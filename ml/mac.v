==> flow/design.v <==
module int8_mac (
    input clk,
    input rst,           
    input valid,         
    input signed [7:0] A,  
    input signed [7:0] B,  
    output reg signed [31:0] result  
);
    wire signed [15:0] mult_result;
    assign mult_result = A * B;
    always @(posedge clk) begin
        if (rst)
            result <= 0;
        else if (valid)
            result <= result + mult_result;
    end
endmodule
From RTL to reports: int8_mac
The steps from the RTL of int8_mac to its reports follow in flow order.
Lines are those of the file above, counted from 1.
Library cell names are shortened.
Not given: n/a

inputs
  top module = int8_mac
  clock = clk
  cell library = sky130hd
  timing corner = tt_025C_1v80

Elaborated design
Source: Yosys, flattened and elaborated, memories not mapped. Widths are those after wreduce; folded enables and synchronous resets count as part of the registers. Registers that Yosys merges into a memory's read port (data or address) are not register bits. Print and check cells do not count. Equal cells are merged and count once.

bit counts
  bits in registers = 32
  word-level cells = 3
  input bits = 19
  output and inout bits = 32

operators by class
  add/sub/neg operators = 1
  multiply operators = 1

operators with widths
  cell                        count
  multiplier 8 x 8 -> 16 bit  1
  adder 32 x 16 -> 32 bit     1

Logic depth
Longest topological path by Yosys (ltp), each cell counted once; first at word level (registers and memories cut), then after technology mapping (sequential cells cut; the memories' decode and read muxes count).

depth
  depth in word-level cells = 2
  ABC_AREA = 0
  gate-level depth with buffers = 21
  depth with buffers taken out = 20

Mapped cells and area
Source: synth_stat.txt of the flow (Yosys; design flattened, memories mapped). It holds for the ABC_AREA given above (unset counts as 0); a run with the other value may have another netlist.
The area totals of this step are shown rounded.

synthesis totals
  area of sequential cells = 640.6 µm²
  synthesis area = 6616 µm²
  buffer cells = 17
  mapped cells = 656
  mapped flip-flops = 32

cells by type
  cell type  count  area in all (µm²)
  fa_1       136    2.72E+03
  ha_1       70     875.84
  dfxtp_1    32     640.614
  inv_1      95     356.592
  and2_1     33     206.448
  mux2i_1    17     170.163
  nand2_1    42     157.651
  nor2_1     40     150.144
  xnor2_1    17     148.893
  a21o_1     15     112.608
  o21ai_0    21     105.101
  a21oi_1    20     100.096
  xor2_1     10     87.584
  a211oi_1   10     75.072
  nand2b_1   11     68.816
  o211ai_1   5      37.536
  clkbuf_1   9      33.782
  and3_1     5      31.28

Not listed: further types 43, cells in them 68.

Timing after synthesis
OpenSTA on the mapped netlist: ideal clock, no wires. The path of least setup slack (recovery checks aside). Input and output delay are each 20% of the period. Register names are those of the netlist, which keeps one name where synthesis merged equal registers.

timing path after synthesis
  kind = input port to flip-flop
  start point = in B[0]
  end point = reg result[31]
  required time = 15578 ps
  arrival = 8867 ps
  external input delay = 3140 ps
  delay of the path = 5849 ps
  time at the first pin = 3140 ps
  setup slack = 6711 ps
  path buffers = 0
  stages on the path = 17
  period = 15700 ps
  setup time = 122 ps
  period reached after synthesis = 8989 ps

"delay of the path" = arrival - input delay + setup time.
"stages on the path" counts driving pins, that of a launching flip-flop among them; a cell with two outputs on the path counts twice.
"period reached after synthesis" is the clock period less the worst setup slack; recovery checks do not enter. This is arithmetic on one report: input and output delays are still those of the set period (20% each).
Between the ends stands the longest chain of elaborated cells between them, by number of cells; it is not shown to be the way that was timed. Of several equally long chains one is given.
A line is the first line of the expression or statement that the cell stems from. Yosys adds cells for indexed reads and writes and turns some case tables into memories.

on the way, after synthesis
  cells stage by stage = and2_1 inv_1 fa_1 inv_1 fa_1 fa_1 fa_1 fa_1 ha_1 a21o_1 a21oi_1 a2111o_1 a311oi_2 o41ai_1 o41ai_2 nor3b_1 a221o_1
  length of the longest elaborated chain = 2
  elaborated cells on any way between the ends = 2
  source lines of those cells = 2
  those cells by class = 1 x add/sub; 1 x mul

RTL lines, path after synthesis
  item                        line  source
  start, declared             6     input signed [7:0] B,
  multiplier 8 x 8 -> 16 bit  10    assign mult_result = A * B;
  adder 32 x 16 -> 32 bit     15    result <= result + mult_result;
  end, assigned               13    result <= 0;
  end, assigned               15
  end, declared               7     output reg signed [31:0] result

Path in the finished layout
From the final timing report of run 2: the path of least setup slack in the routed layout; clock arrival at registers is part of the times.
The path's times are printed in steps of 10 ps; the period is the one set.

timing path post-layout
  kind = input port to flip-flop
  start point = in A[7]
  end point = reg result[31]
  arrival = 9410 ps
  setup slack = 4970 ps
  external input delay = 2840 ps
  required time = 14380 ps
  period = 14200 ps
  path buffers = 2
  stages on the path = 19
  time at the first pin = 2840 ps
  setup time = 110 ps

Between the ends stands the longest chain of elaborated cells between them, by number of cells; it is not shown to be the way that was timed. Of several equally long chains one is given.

on the way, post-layout
  cells stage by stage = clkdlybuf4s50_1 and2_2 buf_16 inv_1 fa_1 inv_1 fa_1 fa_1 fa_1 fa_1 ha_1 a21o_1 a21oi_1 a2111o_1 a311oi_2 o41ai_1 o41ai_2 nor3b_1 a221o_1
  length of the longest elaborated chain = 2
  elaborated cells on any way between the ends = 2
  source lines of those cells = 2
  those cells by class = 1 x add/sub; 1 x mul

RTL lines, path post-layout
  item                        line  source
  start, declared             5     input signed [7:0] A,
  multiplier 8 x 8 -> 16 bit  10    assign mult_result = A * B;
  adder 32 x 16 -> 32 bit     15    result <= result + mult_result;
  end, assigned               13    result <= 0;
  end, assigned               15
  end, declared               7     output reg signed [31:0] result

FLOW RESULTS
============

Stored flow runs of int8_mac (2 of them; Yosys, OpenROAD, sky130hd). They differ in their settings and are not a sequence. Constraints: input delay and output delay 20% of the set period each, output load 0.01 pF.
"critical setup path time": the worst setup path's part of the clock period (all of it between registers, 20% less for each end at a port) less its slack. A launch clock that arrives late makes it longer, a capture clock that arrives late makes it shorter.
"critical setup path time" is known to 10 ps.
Values from the reports are rounded here.
Among the settings, n/a means not set for that run.
Among the results, n/a means that no value is shown for the run.

item                                                     run 1  run 2
period_ns                                                5.58   14.2
CORE_UTILIZATION                                         62     21
SETUP_SLACK_MARGIN                                       1.16   2.02
PLACE_DENSITY_LB_ADDON                                   0.28   0.24
CELL_PAD_IN_SITES_GLOBAL_PLACEMENT                       2      n/a
CELL_PAD_IN_SITES_DETAIL_PLACEMENT                       1      0
GPL_ROUTABILITY_DRIVEN                                   0      1
CTS_CLUSTER_SIZE                                         60     26
CTS_CLUSTER_DIAMETER                                     375    n/a
SLEW_MARGIN                                              40     20
MAX_ROUTING_LAYER                                        met5   n/a
CAP_MARGIN                                               20     20
CORE_MARGIN                                              2      4
GPL_TIMING_DRIVEN                                        n/a    0
MIN_ROUTING_LAYER                                        n/a    met1
chip area in the Yosys report (µm²)                      n/a    6616
die size (µm²)                                           n/a    34410
area of the standard cells in the finished layout (µm²)  n/a    7802
utilization                                              n/a    0.253
setup slack of the critical path (ps)                    n/a    4974
sum of negative setup slack (ps)                         n/a    0
worst-case hold slack (ps)                               n/a    518
critical setup path time (ps)                            n/a    6390
worst setup path type                                    n/a    input port to flip-flop

Run 1: did not finish, placement stopped with FLW-0024
